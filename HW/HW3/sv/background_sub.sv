==> flow/design.v <==
package nn_pkg;
    parameter BITS       = 14;
    parameter QUANT_VAL  = (1 << BITS);    
    parameter DATA_WIDTH = 32;
    parameter NUM_LAYERS   = 2;
    parameter NUM_INPUTS   = 784;    
    parameter NUM_OUTPUTS  = 10;     
    parameter LAYER0_IN  = 784;
    parameter LAYER0_OUT = 10;
    parameter LAYER1_IN  = 10;
    parameter LAYER1_OUT = 10;
    parameter MAX_INPUT_SIZE  = 784;
    parameter MAX_OUTPUT_SIZE = 10;
    parameter MAX_WEIGHTS     = 7840;   
    parameter FIFO_DEPTH = 16;
    parameter DEBUG = 1;
    function automatic signed [DATA_WIDTH-1:0] dequantize;
        input signed [2*DATA_WIDTH-1:0] product;
        logic signed [2*DATA_WIDTH-1:0] adjusted;
        begin
            if (product < 0)
                adjusted = product + QUANT_VAL - 1;
            else
                adjusted = product;
            dequantize = adjusted >>> BITS;
        end
    endfunction
endpackage
package nn_pkg;
    parameter BITS       = 14;
    parameter QUANT_VAL  = (1 << BITS);    
    parameter DATA_WIDTH = 32;
    parameter NUM_LAYERS   = 2;
    parameter NUM_INPUTS   = 784;    
    parameter NUM_OUTPUTS  = 10;     
    parameter LAYER0_IN  = 784;
    parameter LAYER0_OUT = 10;
    parameter LAYER1_IN  = 10;
    parameter LAYER1_OUT = 10;
    parameter MAX_INPUT_SIZE  = 784;
    parameter MAX_OUTPUT_SIZE = 10;
    parameter MAX_WEIGHTS     = 7840;   
    parameter FIFO_DEPTH = 16;
    parameter DEBUG = 1;
    function automatic signed [DATA_WIDTH-1:0] dequantize;
        input signed [2*DATA_WIDTH-1:0] product;
        logic signed [2*DATA_WIDTH-1:0] adjusted;
        begin
            if (product < 0)
                adjusted = product + QUANT_VAL - 1;
            else
                adjusted = product;
            dequantize = adjusted >>> BITS;
        end
    endfunction
endpackage
module background_sub (
    input  logic        clock,
    input  logic        reset,
    output logic        a_rd_en,
    input  logic        a_empty,
    input  logic [7:0]  a_dout,
    output logic        b_rd_en,
    input  logic        b_empty,
    input  logic [7:0]  b_dout,
    output logic        out_wr_en,
    input  logic        out_full,
    output logic [7:0]  out_din
);
typedef enum logic [0:0] {s0, s1} state_types;
state_types state, state_c;
logic [7:0] mask, mask_c;
always_ff @(posedge clock or posedge reset) begin
    if (reset == 1'b1) begin
        state <= s0;
        mask <= 8'h0;
    end else begin
        state <= state_c;
        mask <= mask_c;
    end
end
always_comb begin
    a_rd_en   = 1'b0;
    b_rd_en   = 1'b0;
    out_wr_en = 1'b0;
    out_din   = 8'b0;
    state_c   = state;
    mask_c    = mask;
    case (state)
        s0: begin
            if (a_empty == 1'b0 && b_empty == 1'b0) begin
                logic [7:0] diff;
                if (a_dout > b_dout)
                    diff = a_dout - b_dout;
                else
                    diff = b_dout - a_dout;
                if (diff > 8'd50)
                    mask_c = 8'hFF;
                else
                    mask_c = 8'h00;
                a_rd_en = 1'b1;
                b_rd_en = 1'b1;
                state_c = s1;
            end
        end
        s1: begin
            if (out_full == 1'b0) begin
                out_din = mask;
                out_wr_en = 1'b1;
                state_c = s0;
            end
        end
        default: begin
            state_c = s0;
        end
    endcase
end
endmodule
Reports on background_sub:

What the tools print for background_sub, step after step.
Line numbers count from 1 in the design file above.
Library cell names are shortened.
Not given: -

* top: background_sub
* clock port: clock
* cell library: sky130hd
* timing corner: tt_025C_1v80

Elaborated design:

Yosys after proc, flatten, opt, wreduce and memory -nomap, before mapping. Memory bits, and registers merged into a memory's read port (data or address), are not among the register bits. Print and check cells are not counted. Equal cells are merged and count once.

* cells after elaboration: 26
* input port bits: 21
* bits in registers: 9

* order comparisons: 2
* bitwise logic cells: 3
* equal/unequal tests: 1
* multiplexer cells: 14
* $add $sub $neg: 2
* reductions and logical operators: 2

Operators with widths (count)
* two-way mux 8 bit: 7
* subtractor 8 bit: 2
* case mux 8 bit (select 2 bit): 1
* greater-than comparator 8 x 6 -> 1 bit with constant B: 1
* greater-than comparator 8 bit: 1
* case mux 1 bit (select 2 bit): 3
* inverter 1 bit: 3
* two-way mux 1 bit: 3
* != test 2 bit with constant B: 1
* AND reduction 2 bit: 1
* logical AND 1 bit: 1

Depth:

Depth = most cells in a row (Yosys ltp): at word level without a register or memory, in the mapped netlist without a sequential cell, where the memories' decode and read muxes count.

* word-level depth: 8
* ABC_AREA: 0
* mapped depth: 11

Synthesis result:

The flow's flattened synthesis, as Yosys stat reports it; memories are mapped. The netlist is that of the ABC_AREA named above (0 if unset); the other value can give another one.
Totals and module areas in this step are rounded.

* flip-flop cells: 2
* mapped cells: 111
* mapped area: 863 sq um
* buffers: 12

Cells by type
* ha_1: count 15, area in all 187.68 sq um
* inv_1: count 19, area in all 71.318 sq um
* buf_4: count 8, area in all 60.058 sq um
* a21oi_1: count 10, area in all 50.048 sq um
* dfrtp_1: count 2, area in all 50.048 sq um
* a21o_1: count 6, area in all 45.043 sq um
* buf_6: count 4, area in all 45.043 sq um
* xnor2_1: count 5, area in all 43.792 sq um
* fa_1: count 2, area in all 40.038 sq um
* mux2i_1: count 3, area in all 30.029 sq um
* xor2_1: count 3, area in all 26.275 sq um
* a31oi_1: count 3, area in all 18.768 sq um
* nand2_1: count 5, area in all 18.768 sq um
* nand4_1: count 3, area in all 18.768 sq um
* a221oi_1: count 2, area in all 17.517 sq um
* o21ai_0: count 3, area in all 15.014 sq um
* and2_1: count 2, area in all 12.512 sq um
* nor2b_1: count 2, area in all 12.512 sq um

Other cell types: 13; their cells: 14.

Path before layout:

Source: OpenSTA report_checks on the synthesized netlist (no wires, ideal clock, input and output delay 20% of the period each), path of least setup slack; recovery checks are left aside. Register names are those of the netlist, which keeps one name where synthesis merged equal registers.

* kind: input -> register
* start: input port b_dout[0]
* end: register mask[6]
* launch time at the first pin: 0.546 ns
* stages: 10
* library setup time: 0.082 ns
* arrival: 2.173 ns
* buffers on the path: 0
* delay of the path: 1.709 ns
* period: 2.73 ns
* external input delay: 0.546 ns
* setup slack: 0.475 ns
* required time: 2.648 ns
* period reached after synthesis: 2.255 ns

"delay of the path" is the arrival time less input delay plus setup time.
"stages" counts driving pins, that of a launching flip-flop among them; a cell with two outputs on the path counts twice.
"period reached after synthesis" = period - worst setup slack (recovery checks aside). The figure is calculated, with input and output delays left at 20% of the set period.
The rows between start and end are the longest chain of elaborated cells between them; the timing report does not say that the signal goes this way. Where chains are equally long, one stands for them.
Each line given opens the expression or statement behind the cell; cells for indexed reads and writes are added by Yosys, which also makes memories of some case tables.

* cells stage by stage: inv_1 > ha_1 > inv_1 > fa_1 > nor2b_1 > nor3_1 > a211o_2 > a21oi_1 > a41oi_1 > a31oi_1
* length of the longest elaborated chain: 8
* elaborated cells between the ends (all ways): 10

Ends and longest elaborated chain, post-synthesis
* start, declared: line 65 `input  logic [7:0]  b_dout,`
* subtractor 8 bit: line 96 `diff = b_dout - a_dout;`
* two-way mux 8 bit: line 93 `if (a_dout > b_dout)`
* two-way mux 8 bit: line 91 `if (a_empty == 1'b0 && b_empty == 1'b0) begin`
* two-way mux 8 bit: line 89 `case (state)`
* greater-than comparator 8 x 6 -> 1 bit: line 97 `if (diff > 8'd50)`
* two-way mux 8 bit: line 97
* two-way mux 8 bit: line 91
* two-way mux 8 bit: line 89
* end, assigned: line 76 `mask <= 8'h0;`
* end, assigned: line 79 `mask <= mask_c;`
* end, declared: line 72 `logic [7:0] mask, mask_c;`

Path in the finished layout:

From the final timing report of run 1: the path of least setup slack in the routed layout; clock arrival at registers is part of the times.

* kind: input -> register
* start: input port b_dout[7]
* end: register mask[6]
* arrival: 2.16 ns
* external input delay: 0.32 ns
* stages: 10
* period: 1.58 ns
* setup slack: -0.44 ns
* launch time at the first pin: 0.32 ns
* buffers on the path: 2
* required time: 1.72 ns
* library setup time: 0.08 ns

The rows between start and end are the longest chain of elaborated cells between them; the timing report does not say that the signal goes this way. Where chains are equally long, one stands for them.

* cells stage by stage: clkdlybuf4s50_1 > inv_1 > ha_4 > nand4_1 > a21oi_2 > o22ai_4 > buf_4 > a311oi_4 > a21oi_2 > a31oi_1
* length of the longest elaborated chain: 8
* elaborated cells between the ends (all ways): 10

Ends and longest elaborated chain, post-layout
* start, declared: line 65 `input  logic [7:0]  b_dout,`
* greater-than comparator 8 bit: line 93 `if (a_dout > b_dout)`
* two-way mux 8 bit: line 93
* two-way mux 8 bit: line 91 `if (a_empty == 1'b0 && b_empty == 1'b0) begin`
* two-way mux 8 bit: line 89 `case (state)`
* greater-than comparator 8 x 6 -> 1 bit: line 97 `if (diff > 8'd50)`
* two-way mux 8 bit: line 97
* two-way mux 8 bit: line 91
* two-way mux 8 bit: line 89
* end, assigned: line 76 `mask <= 8'h0;`
* end, assigned: line 79 `mask <= mask_c;`
* end, declared: line 72 `logic [7:0] mask, mask_c;`

Ticket comment

Record of 2 stored runs of the RTL-to-layout flow on background_sub, platform sky130hd. The runs are unordered. Constraints: input delay and output delay 20% of the set period each, output load 0.01 pF.
"period achieved" = clock period - worst setup slack. The figure is calculated, with input and output delays left at 20% of the set period.
"worst path time" means the part of the period allowed to the worst setup path (the constraints hold back 20% at inputs and 20% at outputs) less its slack; where the path has registers, the arrival times of their clocks count too.
By "total power after layout" is meant OpenSTA's value without simulated activity: inputs other than the clock are taken to toggle once in ten clock periods, and the tool carries that through the logic.
Results are given in rounded form.

### Run 1

==> flow/run.sh <==
#!/bin/bash
# the make line also repeats the synthesis and layout settings of config.mk as NAME=value (left out here)
make -C /OpenROAD-flow-scripts/flow DESIGN_CONFIG=/design/flow/config.mk WORK_HOME=/design/flow/orfs CLKGATE_MAP_FILE= finish
==> flow/config.mk <==
export PLATFORM = sky130hd
export DESIGN_NAME = background_sub
export DESIGN_NICKNAME = background_sub
export VERILOG_FILES = /design/flow/design.v
export SDC_FILE = /design/flow/constraint.sdc
export NUM_CORES = 4
export LEC_CHECK = 0
export CAP_MARGIN = 20
export CELL_PAD_IN_SITES_GLOBAL_PLACEMENT = 0
export CORE_MARGIN = 10
export CORE_UTILIZATION = 26
export HOLD_SLACK_MARGIN = 0.17
export MAX_ROUTING_LAYER = met5
export PLACE_DENSITY_LB_ADDON = 0.09
export SETUP_SLACK_MARGIN = -0.09
export SLEW_MARGIN = 20
==> flow/constraint.sdc <==
create_clock -name core_clock -period 1.58 [get_ports {clock}]
set_input_delay 0.3160 -clock core_clock [delete_from_list [all_inputs] [get_ports {clock}]]
set_output_delay 0.3160 -clock core_clock [all_outputs]
set_load 0.01 [all_outputs]

Results of run 1:
- Area of the synthesized netlist: 863 sq um
- Utilization of the finished layout: 0.504
- Area of the die: 6030 sq um
- Smallest setup slack: -0.437 ns
- Period achieved: 2.017 ns
- Standard-cell area after routing: 1580 sq um
- Total power after layout: 0.000774 W
- Worst path time: 1.70 ns
- Critical path kind: input -> register
- Setup TNS: -0.525 ns

### Run 2

==> flow/run.sh <==
#!/bin/bash
# the make line also repeats the synthesis and layout settings of config.mk as NAME=value (left out here)
make -C /OpenROAD-flow-scripts/flow DESIGN_CONFIG=/design/flow/config.mk WORK_HOME=/design/flow/orfs CLKGATE_MAP_FILE= finish
==> flow/config.mk <==
export PLATFORM = sky130hd
export DESIGN_NAME = background_sub
export DESIGN_NICKNAME = background_sub
export VERILOG_FILES = /design/flow/design.v
export SDC_FILE = /design/flow/constraint.sdc
export NUM_CORES = 4
export LEC_CHECK = 0
export CAP_MARGIN = 20
export CELL_PAD_IN_SITES_GLOBAL_PLACEMENT = 0
export CORE_MARGIN = 2
export CORE_UTILIZATION = 68
export PLACE_DENSITY_LB_ADDON = 0.13
export SLEW_MARGIN = 25
==> flow/constraint.sdc <==
create_clock -name core_clock -period 1.3 [get_ports {clock}]
set_input_delay 0.2600 -clock core_clock [delete_from_list [all_inputs] [get_ports {clock}]]
set_output_delay 0.2600 -clock core_clock [all_outputs]
set_load 0.01 [all_outputs]

Outcome of run 2: not finished: placement ended with error FLW-0024
