==> flow/design.v <==
package nn_pkg;
    parameter BITS       = 14;
    parameter QUANT_VAL  = (1 << BITS);    
    parameter DATA_WIDTH = 32;
    parameter NUM_LAYERS   = 2;
    parameter NUM_INPUTS   = 784;    
    parameter NUM_OUTPUTS  = 10;     
    parameter LAYER0_IN  = 784;
    parameter LAYER0_OUT = 10;
    parameter LAYER1_IN  = 10;
    parameter LAYER1_OUT = 10;
    parameter MAX_INPUT_SIZE  = 784;
    parameter MAX_OUTPUT_SIZE = 10;
    parameter MAX_WEIGHTS     = 7840;   
    parameter FIFO_DEPTH = 16;
    parameter DEBUG = 1;
    function automatic signed [DATA_WIDTH-1:0] dequantize;
        input signed [2*DATA_WIDTH-1:0] product;
        logic signed [2*DATA_WIDTH-1:0] adjusted;
        begin
            if (product < 0)
                adjusted = product + QUANT_VAL - 1;
            else
                adjusted = product;
            dequantize = adjusted >>> BITS;
        end
    endfunction
endpackage
package nn_pkg;
    parameter BITS       = 14;
    parameter QUANT_VAL  = (1 << BITS);    
    parameter DATA_WIDTH = 32;
    parameter NUM_LAYERS   = 2;
    parameter NUM_INPUTS   = 784;    
    parameter NUM_OUTPUTS  = 10;     
    parameter LAYER0_IN  = 784;
    parameter LAYER0_OUT = 10;
    parameter LAYER1_IN  = 10;
    parameter LAYER1_OUT = 10;
    parameter MAX_INPUT_SIZE  = 784;
    parameter MAX_OUTPUT_SIZE = 10;
    parameter MAX_WEIGHTS     = 7840;   
    parameter FIFO_DEPTH = 16;
    parameter DEBUG = 1;
    function automatic signed [DATA_WIDTH-1:0] dequantize;
        input signed [2*DATA_WIDTH-1:0] product;
        logic signed [2*DATA_WIDTH-1:0] adjusted;
        begin
            if (product < 0)
                adjusted = product + QUANT_VAL - 1;
            else
                adjusted = product;
            dequantize = adjusted >>> BITS;
        end
    endfunction
endpackage
module highlight (
    input  logic        clock,
    input  logic        reset,
    output logic        img_rd_en,
    input  logic        img_empty,
    input  logic [23:0] img_dout,
    output logic        mask_rd_en,
    input  logic        mask_empty,
    input  logic [7:0]  mask_dout,
    output logic        out_wr_en,
    input  logic        out_full,
    output logic [23:0] out_din
);
typedef enum logic [0:0] {s0, s1} state_types;
state_types state, state_c;
logic [23:0] pixel, pixel_c;
always_ff @(posedge clock or posedge reset) begin
    if (reset == 1'b1) begin
        state <= s0;
        pixel <= 24'h0;
    end else begin
        state <= state_c;
        pixel <= pixel_c;
    end
end
always_comb begin
    img_rd_en  = 1'b0;
    mask_rd_en = 1'b0;
    out_wr_en  = 1'b0;
    out_din    = 24'b0;
    state_c    = state;
    pixel_c    = pixel;
    case (state)
        s0: begin
            if (img_empty == 1'b0 && mask_empty == 1'b0) begin
                if (mask_dout == 8'hFF) begin
                    pixel_c = 24'h0000FF; 
                end else begin
                    pixel_c = img_dout;
                end
                img_rd_en  = 1'b1;
                mask_rd_en = 1'b1;
                state_c    = s1;
            end
        end
        s1: begin
            if (out_full == 1'b0) begin
                out_din = pixel;
                out_wr_en = 1'b1;
                state_c = s0;
            end
        end
        default: begin
            state_c = s0;
        end
    endcase
end
endmodule
# ---- Step by step through the tools: highlight
# Tool output for the design above, in the order of the flow.
# Lines are those of the file above, counted from 1.
# Operators carry their Yosys type and port widths (W data, S select, Z words).
# Library cell names are shortened.
# The mark - stands for no value.
dict set report design {
  top {highlight}
  clk_port {clock}
  library {sky130hd}
  lib_corner {tt_025C_1v80}
}

# ---- Word level
# Source: Yosys, flattened and elaborated, memories not mapped. Widths are those after wreduce. Registers that Yosys merges into a memory's read port (data or address) are not register bits. Print and check cells do not count. Equal cells are merged and count once.
dict set report bits {
  ff_bits 25
  input_bits 37
  output_inout_bits 27
}
dict set report classes {
  equal 2
  n_mux 11
  n_logic 3
  reduce_and_logical 2
}
# op count
set op_table {}
lappend op_table {{$mux W24} 4}
lappend op_table {{$pmux W24 S2} 1}
lappend op_table {{$eq A8 B8 Y1 const B} 1}
lappend op_table {{$pmux W1 S2} 3}
lappend op_table {{$not A1 Y1} 3}
lappend op_table {{$mux W1} 3}
lappend op_table {{$ne A2 B2 Y1 const B} 1}
lappend op_table {{$reduce_and A2 Y1} 1}
lappend op_table {{$logic_and A1 B1 Y1} 1}

# ---- Longest topological paths
# Yosys ltp: most cells in a row. Word level: on the elaborated netlist, between registers, memories and ports. Mapped: between sequential cells and ports; inverters and the memories' decode and read muxes count.
dict set report logic_depth {
  depth_word 4
  ABC_AREA 0
  mapped_depth 6
}

# ---- After synthesis
# The flow's flattened synthesis, as Yosys stat reports it; memories are mapped. The netlist is that of the ABC_AREA named above (0 if unset); the other value can give another one.
dict set report synth_totals {
  cells 141
  mapped_area_um2 1213.7
  ff_cells 25
}
# cell_type count area_total_um2
set types {}
lappend types {dfrtp_1 25 625.6}
lappend types {and2_1 24 150.144}
lappend types {nand2_1 34 127.622}
lappend types {nor2_1 17 63.811}
lappend types {o21ai_1 9 45.043}
lappend types {a21oi_1 8 40.038}
lappend types {buf_8 2 30.029}
lappend types {o21ai_0 5 25.024}
lappend types {o21ai_2 2 17.517}
lappend types {nand4_1 2 12.512}
lappend types {buf_6 1 11.261}
lappend types {buf_2 2 10.01}
lappend types {clkinv_4 1 8.758}
lappend types {buf_4 1 7.507}
lappend types {clkbuf_1 2 7.507}
lappend types {nor2b_1 1 6.256}
lappend types {or2_2 1 6.256}
lappend types {or3_1 1 6.256}
# Other cell types: 3; their cells: 3.

# ---- Path before layout
# Source: OpenSTA report_checks on the synthesized netlist (no wires, ideal clock, input and output delay 20% of the period each), path of least setup slack; recovery checks are left aside. Register names are those of the netlist, which keeps one name where synthesis merged equal registers.
dict set report synth_timing {
  path_kind {register to output}
  start {register state}
  end {output mask_rd_en}
  tclk_ns 1.47
  t_arrival_ns 1.175
  setup_slack_ns 0.001
  path_delay_ns 1.175
  stages 6
  synth_period_reached_ns 1.469
}
# "path_delay_ns" = arrival - input delay + setup time.
# A path that ends at an output port has no setup time.
# "stages": output pins that drive a net of the path, with the launching flip-flop's if there is one; two outputs of one cell count as two.
# "synth_period_reached_ns" is the clock period less the worst setup slack; recovery checks do not enter. This is arithmetic on one report: input and output delays are still those of the set period (20% each).
# The rows between start and end are the longest chain of elaborated cells between them; the timing report does not say that the signal goes this way. Where chains are equally long, one stands for them.
# Each line given opens the expression or statement behind the cell; cells for indexed reads and writes are added by Yosys, which also makes memories of some case tables.
dict set report synth_between {
  cell_sequence {dfrtp_1 > or3_1 > buf_6 > clkinv_4 > buf_8 > buf_4}
  elab_chain_len 2
}
# item line_no
set synth_lines {}
lappend synth_lines {{from (decl)} 71} ;# state_types state, state_c;
lappend synth_lines {{from (assign)} 75} ;# state <= s0;
lappend synth_lines {{from (assign)} 78} ;# state <= state_c;
lappend synth_lines {{$not A1 Y1} 89} ;# case (state)
lappend synth_lines {{$pmux W1 S2} 89}
lappend synth_lines {{to (decl)} 63} ;# output logic        mask_rd_en,
# Nets of the timed path that keep an RTL name, with a line that drives or declares them; the list need not be complete.
# net line_no
set synth_nets {}
lappend synth_nets {img_rd_en 89}

# ---- Path in the finished layout
# From the final timing report of run A: the path of least setup slack in the routed layout; clock arrival at registers is part of the times.
dict set report layout_timing {
  path_kind {register to output}
  start {register state}
  end {output img_rd_en}
  tclk_ns 1.76
  t_arrival_ns 1.44
  setup_slack_ns -0.03
  stages 5
}
# The rows between start and end are the longest chain of elaborated cells between them; the timing report does not say that the signal goes this way. Where chains are equally long, one stands for them.
dict set report layout_between {
  cell_sequence {dfrtp_1 > buf_4 > or3_4 > clkinv_4 > buf_6}
  elab_chain_len 2
}
# item line_no
set layout_lines {}
lappend layout_lines {{from (decl)} 71} ;# state_types state, state_c;
lappend layout_lines {{from (assign)} 75} ;# state <= s0;
lappend layout_lines {{from (assign)} 78} ;# state <= state_c;
lappend layout_lines {{$not A1 Y1} 89} ;# case (state)
lappend layout_lines {{$pmux W1 S2} 89}
lappend layout_lines {{to (decl)} 60} ;# output logic        img_rd_en,

# Settings and measured results of 2 stored flow runs for module highlight (sky130hd), not sorted in any way. The constraints put input and output delay at 20% of the set period each and load the outputs with 0.01 pF.
# By "period_less_ws_ns" is meant the clock period of the run minus its worst setup slack. This is arithmetic on one report: input and output delays are still those of the set period (20% each).
# "worst_setup_path_time_ns": the worst setup path's part of the clock period (all of it between registers, 20% less for each end at a port) less its slack. A launch clock that arrives late makes it longer, a capture clock that arrives late makes it shorter.
run="run A" settings period_ns=1.76 CORE_UTILIZATION=37 CELL_PAD_IN_SITES_GLOBAL_PLACEMENT=1 CELL_PAD_IN_SITES_DETAIL_PLACEMENT=1 GPL_TIMING_DRIVEN=1 CTS_CLUSTER_SIZE=100 CAP_MARGIN=30 CORE_MARGIN=2 SLEW_MARGIN=20
run="run A" results synthesis_area_um2=1213.7 die_um2=3754.0 final_util_pct=67.0 timing.setup.ws_ns=-0.033 period_less_ws_ns=1.793 worst_setup_path_time_ns=1.44 path_kind="register to output"
run="run B" settings period_ns=1.07 CORE_UTILIZATION=21 SETUP_SLACK_MARGIN=0.0 PLACE_DENSITY_LB_ADDON=0.14 CELL_PAD_IN_SITES_GLOBAL_PLACEMENT=3 GPL_ROUTABILITY_DRIVEN=1 CTS_CLUSTER_DIAMETER=49 CAP_MARGIN=20 MIN_ROUTING_LAYER="met2" CORE_MARGIN=2 SLEW_MARGIN=20
run="run B" results synthesis_area_um2=1213.7 die_um2=6403.2 final_util_pct=42.4 timing.setup.ws_ns=-0.486 period_less_ws_ns=1.556 worst_setup_path_time_ns=1.56 path_kind="register to register"
