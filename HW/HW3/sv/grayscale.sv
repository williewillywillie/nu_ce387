==> flow/design.v <==
package nn_pkg;
    parameter BITS       = 14;
    parameter QUANT_VAL  = (1 << BITS);    
    parameter DATA_WIDTH = 32;
    parameter NUM_LAYERS   = 2;
    parameter NUM_INPUTS   = 784;    
    parameter NUM_OUTPUTS  = 10;     
    parameter LAYER0_IN  = 784;
    parameter LAYER0_OUT = 10;
    parameter LAYER1_IN  = 10;
    parameter LAYER1_OUT = 10;
    parameter MAX_INPUT_SIZE  = 784;
    parameter MAX_OUTPUT_SIZE = 10;
    parameter MAX_WEIGHTS     = 7840;   
    parameter FIFO_DEPTH = 16;
    parameter DEBUG = 1;
    function automatic signed [DATA_WIDTH-1:0] dequantize;
        input signed [2*DATA_WIDTH-1:0] product;
        logic signed [2*DATA_WIDTH-1:0] adjusted;
        begin
            if (product < 0)
                adjusted = product + QUANT_VAL - 1;
            else
                adjusted = product;
            dequantize = adjusted >>> BITS;
        end
    endfunction
endpackage
package nn_pkg;
    parameter BITS       = 14;
    parameter QUANT_VAL  = (1 << BITS);    
    parameter DATA_WIDTH = 32;
    parameter NUM_LAYERS   = 2;
    parameter NUM_INPUTS   = 784;    
    parameter NUM_OUTPUTS  = 10;     
    parameter LAYER0_IN  = 784;
    parameter LAYER0_OUT = 10;
    parameter LAYER1_IN  = 10;
    parameter LAYER1_OUT = 10;
    parameter MAX_INPUT_SIZE  = 784;
    parameter MAX_OUTPUT_SIZE = 10;
    parameter MAX_WEIGHTS     = 7840;   
    parameter FIFO_DEPTH = 16;
    parameter DEBUG = 1;
    function automatic signed [DATA_WIDTH-1:0] dequantize;
        input signed [2*DATA_WIDTH-1:0] product;
        logic signed [2*DATA_WIDTH-1:0] adjusted;
        begin
            if (product < 0)
                adjusted = product + QUANT_VAL - 1;
            else
                adjusted = product;
            dequantize = adjusted >>> BITS;
        end
    endfunction
endpackage
module grayscale (
    input  logic        clock,
    input  logic        reset,
    output logic        in_rd_en,
    input  logic        in_empty,
    input  logic [23:0] in_dout,
    output logic        out_wr_en,
    input  logic        out_full,
    output logic [7:0]  out_din
);
typedef enum logic [0:0] {s0, s1} state_types;
state_types state, state_c;
logic [7:0] gs, gs_c;
always_ff @(posedge clock or posedge reset) begin
    if (reset == 1'b1) begin
        state <= s0;
        gs <= 8'h0;
    end else begin
        state <= state_c;
        gs <= gs_c;
    end
end
always_comb begin
    in_rd_en  = 1'b0;
    out_wr_en = 1'b0;
    out_din   = 8'b0;
    state_c   = state;
    gs_c = gs;
    case (state)
        s0: begin
            if (in_empty == 1'b0) begin
                gs_c = 8'(($unsigned({2'b0, in_dout[23:16]}) + $unsigned({2'b0, in_dout[15:8]}) + $unsigned({2'b0, in_dout[7:0]})) / $unsigned(10'd3));
                in_rd_en = 1'b1;
                state_c = s1;
            end
        end
        s1: begin
            if (out_full == 1'b0) begin
                out_din = gs;
                out_wr_en = 1'b1;
                state_c = s0;
            end
        end
        default: begin
            in_rd_en  = 1'b0;
            out_wr_en = 1'b0;
            out_din = 8'b0;
            state_c = s0;
            gs_c = 8'hX;
        end
    endcase
end
endmodule
### From RTL to reports: grayscale

The steps from the RTL of grayscale to its reports follow in flow order.
Line numbers count from 1 in the design file above.
Operators: Yosys type, input widths -> output width; for muxes data width and select width s.
Cell names lack the library's common part.
The mark -- stands for no value.

| set-up | value |
|---|---|
| design top | grayscale |
| clock | clock |
| library | sky130hd |
| library corner | tt_025C_1v80 |

### Word level

Source: Yosys, flattened and elaborated, memories not mapped. Widths are those after wreduce. Registers that Yosys merges into a memory's read port (data or address) are not register bits. Print and check cells do not count. Equal cells are merged and count once.

| cells by class | value |
|---|---|
| $add $sub $neg | 2 |
| divide/modulo/power cells | 1 |
| equality and inequality tests | 1 |
| mux-type cells | 10 |
| bitwise operators | 1 |
| reductions and logical operators | 1 |

Operator list:

| operator | number |
|---|---|
| $mux 8 | 3 |
| $div 10x2->10 const B | 1 |
| $pmux 8 s2 | 1 |
| $add 9x8->10 | 1 |
| $add 8x8->9 | 1 |
| $pmux 1 s2 | 3 |
| $mux 1 | 3 |
| $ne 2x2->1 const B | 1 |
| $reduce_and 2->1 | 1 |
| $not 1->1 | 1 |

| bit counts | value |
|---|---|
| flip-flop bits (word level) | 9 |
| bits of input ports | 28 |

### Depth

Yosys ltp: most cells in a row. Word level: on the elaborated netlist, between registers, memories and ports. Mapped: between sequential cells and ports; inverters and the memories' decode and read muxes count.

| depth | value |
|---|---|
| depth in word-level cells | 5 |
| ABC_AREA | 0 |
| depth in mapped cells | 21 |
| gate-level depth less buffers | 20 |

### Mapped cells and area

The flow's flattened synthesis, as Yosys stat reports it; memories are mapped. The netlist is that of the ABC_AREA named above (0 if unset); the other value can give another one.

Cells by type:

| cell | number | area in all (sq um) |
|---|---|---|
| dfrtp_1 | 9 | 225.216 |
| fa_1 | 9 | 180.173 |
| ha_1 | 8 | 100.096 |
| nor2_1 | 24 | 90.086 |
| nand2_1 | 22 | 82.579 |
| inv_1 | 20 | 75.072 |
| and2_1 | 11 | 68.816 |
| a21oi_1 | 12 | 60.058 |
| mux2i_1 | 6 | 60.058 |
| o21ai_0 | 11 | 55.053 |
| o221ai_1 | 4 | 35.034 |
| xnor2_1 | 4 | 35.034 |
| a211oi_1 | 4 | 30.029 |
| a211o_1 | 3 | 26.275 |
| o2111ai_1 | 3 | 26.275 |
| nand2b_1 | 4 | 25.024 |
| nor3_1 | 5 | 25.024 |
| o211ai_2 | 2 | 25.024 |

Other cell types: 43; their cells: 74.

| synthesis totals | value |
|---|---|
| cells in the netlist | 235 |
| mapped area | 1795.5 sq um |
| flip-flops | 9 |
| buffer cells | 9 |

### Timing after synthesis

Source: OpenSTA report_checks on the synthesized netlist (no wires, ideal clock, input and output delay 20% of the period each), path of least setup slack; recovery checks are left aside. Register names are those of the netlist, which keeps one name where synthesis merged equal registers.

| timing post-synthesis | value |
|---|---|
| kind | in2reg |
| start | in in_dout[1] |
| end | reg gs[0] |
| clock period | 8250 ps |
| input delay | 1650 ps |
| setup time | 132 ps |
| time at the first pin | 1650 ps |
| arrival | 5719 ps |
| setup slack | 2399 ps |
| delay of the path | 4201 ps |
| driving pins on the path | 19 |
| buffers on the path | 0 |
| period reached after synthesis | 5851 ps |

"delay of the path" = arrival - input delay + setup time.
"driving pins on the path": output pins that drive a net of the path, with the launching flip-flop's if there is one; two outputs of one cell count as two.
"period reached after synthesis" is the clock period less the worst setup slack; recovery checks do not enter. This is arithmetic on one report: input and output delays are still those of the set period (20% each).
The rows between start and end are the longest chain of elaborated cells between them; the timing report does not say that the signal goes this way. Where chains are equally long, one stands for them.
Each line given opens the expression or statement behind the cell; cells for indexed reads and writes are added by Yosys, which also makes memories of some case tables.

| on the way, post-synthesis | value |
|---|---|
| cells stage by stage | inv_1 > fa_1 > inv_1 > ha_1 > inv_1 > fa_1 > nor2b_1 > o2111a_1 > nor4_1 > a211o_1 > and3_1 > or3_1 > or4_1 > and3_4 > o211ai_2 > ha_1 > or3_1 > mux2i_1 > a221oi_2 |
| length of the longest elaborated chain | 4 |
| elaborated cells between the ends (all ways) | 4 |
| RTL lines with such cells | 3 |
| classes of those cells | 1 x add/sub; 1 x div; 2 x mux |

Ends and longest elaborated chain, post-synthesis:

| element | line | text |
|---|---|---|
| start: declaration | 62 | `input  logic [23:0] in_dout,` |
| $add 9x8->10 | 88 | `gs_c = 8'(($unsigned({2'b0, in_dout[23:16]}) + $unsigned({2'b0, in_dout[15:8]}) + $unsigned({2'b0, in_dout[7:0 ...` |
| $div 10x2->10 | 88 |  |
| $mux 8 | 87 | `if (in_empty == 1'b0) begin` |
| $mux 8 | 85 | `case (state)` |
| end: assignment | 73 | `gs <= 8'h0;` |
| end: assignment | 76 | `gs <= gs_c;` |
| end: declaration | 69 | `logic [7:0] gs, gs_c;` |

### Worst path after layout

From the final timing report of flow run A: the path of least setup slack in the routed layout; clock arrival at registers is part of the times.
The path's times are printed in steps of 10 ps; the period is the one set.

| timing after layout | value |
|---|---|
| kind | in2reg |
| start | in in_dout[1] |
| end | reg gs[0] |
| clock period | 4100 ps |
| input delay | 820 ps |
| setup time | 120 ps |
| time at the first pin | 820 ps |
| arrival | 5020 ps |
| setup slack | -810 ps |
| driving pins on the path | 20 |
| buffers on the path | 1 |

The rows between start and end are the longest chain of elaborated cells between them; the timing report does not say that the signal goes this way. Where chains are equally long, one stands for them.

| on the way, after layout | value |
|---|---|
| cells stage by stage | buf_8 > inv_8 > fa_1 > inv_2 > ha_4 > inv_2 > fa_2 > nor2b_4 > o2111a_2 > nor3_4 > mux2_4 > a311o_1 > and2_4 > or4_1 > and3_4 > o211ai_2 > ha_1 > or3_1 > mux2i_1 > a221oi_2 |
| length of the longest elaborated chain | 4 |
| elaborated cells between the ends (all ways) | 4 |
| RTL lines with such cells | 3 |
| classes of those cells | 1 x add/sub; 1 x div; 2 x mux |

Ends and longest elaborated chain, after layout:

| element | line | text |
|---|---|---|
| start: declaration | 62 | `input  logic [23:0] in_dout,` |
| $add 9x8->10 | 88 | `gs_c = 8'(($unsigned({2'b0, in_dout[23:16]}) + $unsigned({2'b0, in_dout[15:8]}) + $unsigned({2'b0, in_dout[7:0 ...` |
| $div 10x2->10 | 88 |  |
| $mux 8 | 87 | `if (in_empty == 1'b0) begin` |
| $mux 8 | 85 | `case (state)` |
| end: assignment | 73 | `gs <= 8'h0;` |
| end: assignment | 76 | `gs <= gs_c;` |
| end: declaration | 69 | `logic [7:0] gs, gs_c;` |

Hand-over note for grayscale

Settings and measured results of 2 stored flow runs for module grayscale (sky130hd), not sorted in any way. The constraints put input and output delay at 20% of the set period each and load the outputs with 0.01 pF.
"achieved period" means the clock period less the worst setup slack. The figure is calculated, with input and output delays left at 20% of the set period.
"time of the worst setup path" is the time allowed to the run's worst setup path (the clock period less input and output delay, where it has them) less its slack. Clock arrival times count: a late capture clock shortens it, a late launch clock lengthens it.
By "total design power" is meant OpenSTA's value without simulated activity: inputs other than the clock are taken to toggle once in ten clock periods, and the tool carries that through the logic.
"time of the worst setup path" is given in steps of 10 ps.

#### Flow run A

| setting | value |
|---|---|
| period_ns | `4.1` |
| CORE_UTILIZATION | `18` |
| SETUP_SLACK_MARGIN | `0.69` |
| CORE_MARGIN | `9` |
| CELL_PAD_IN_SITES_GLOBAL_PLACEMENT | `1` |
| GPL_ROUTABILITY_DRIVEN | `0` |
| CTS_CLUSTER_SIZE | `62` |
| CAP_MARGIN | `30` |
| MIN_ROUTING_LAYER | `met2` |
| MAX_ROUTING_LAYER | `met5` |
| SLEW_MARGIN | `20` |

| result | value |
|---|---|
| achieved period | 4911 ps |
| die outline area | 13894.5 sq um |
| total design power | 1.863 mW |
| standard-cell area after layout | 3323.2 sq um |
| total negative slack on setup checks | -1937 ps |
| utilization of the finished layout | 34.2 % |
| time of the worst setup path | 4090 ps |
| worst path kind | in2reg |
| chip area in the Yosys report | 1795.5 sq um |
| worst slack on setup checks | -811 ps |
| final worst hold slack | 475 ps |

#### Flow run B

| setting | value |
|---|---|
| period_ns | `8.81` |
| CORE_UTILIZATION | `27` |
| PLACE_DENSITY_LB_ADDON | `0.11` |
| CORE_MARGIN | `5` |
| CAP_MARGIN | `5` |
| SLEW_MARGIN | `5` |

| result | value |
|---|---|
| chip area in the Yosys report | 1795.5 sq um |
| time of the worst setup path | 4960 ps |
| worst path kind | in2reg |
| achieved period | 6723 ps |
| total negative slack on setup checks | 0 ps |
| final worst hold slack | 474 ps |
| utilization of the finished layout | 35.2 % |
| standard-cell area after layout | 2262.2 sq um |
| total design power | 0.5282 mW |
| die outline area | 8380.5 sq um |
| worst slack on setup checks | 2087 ps |

End of note.
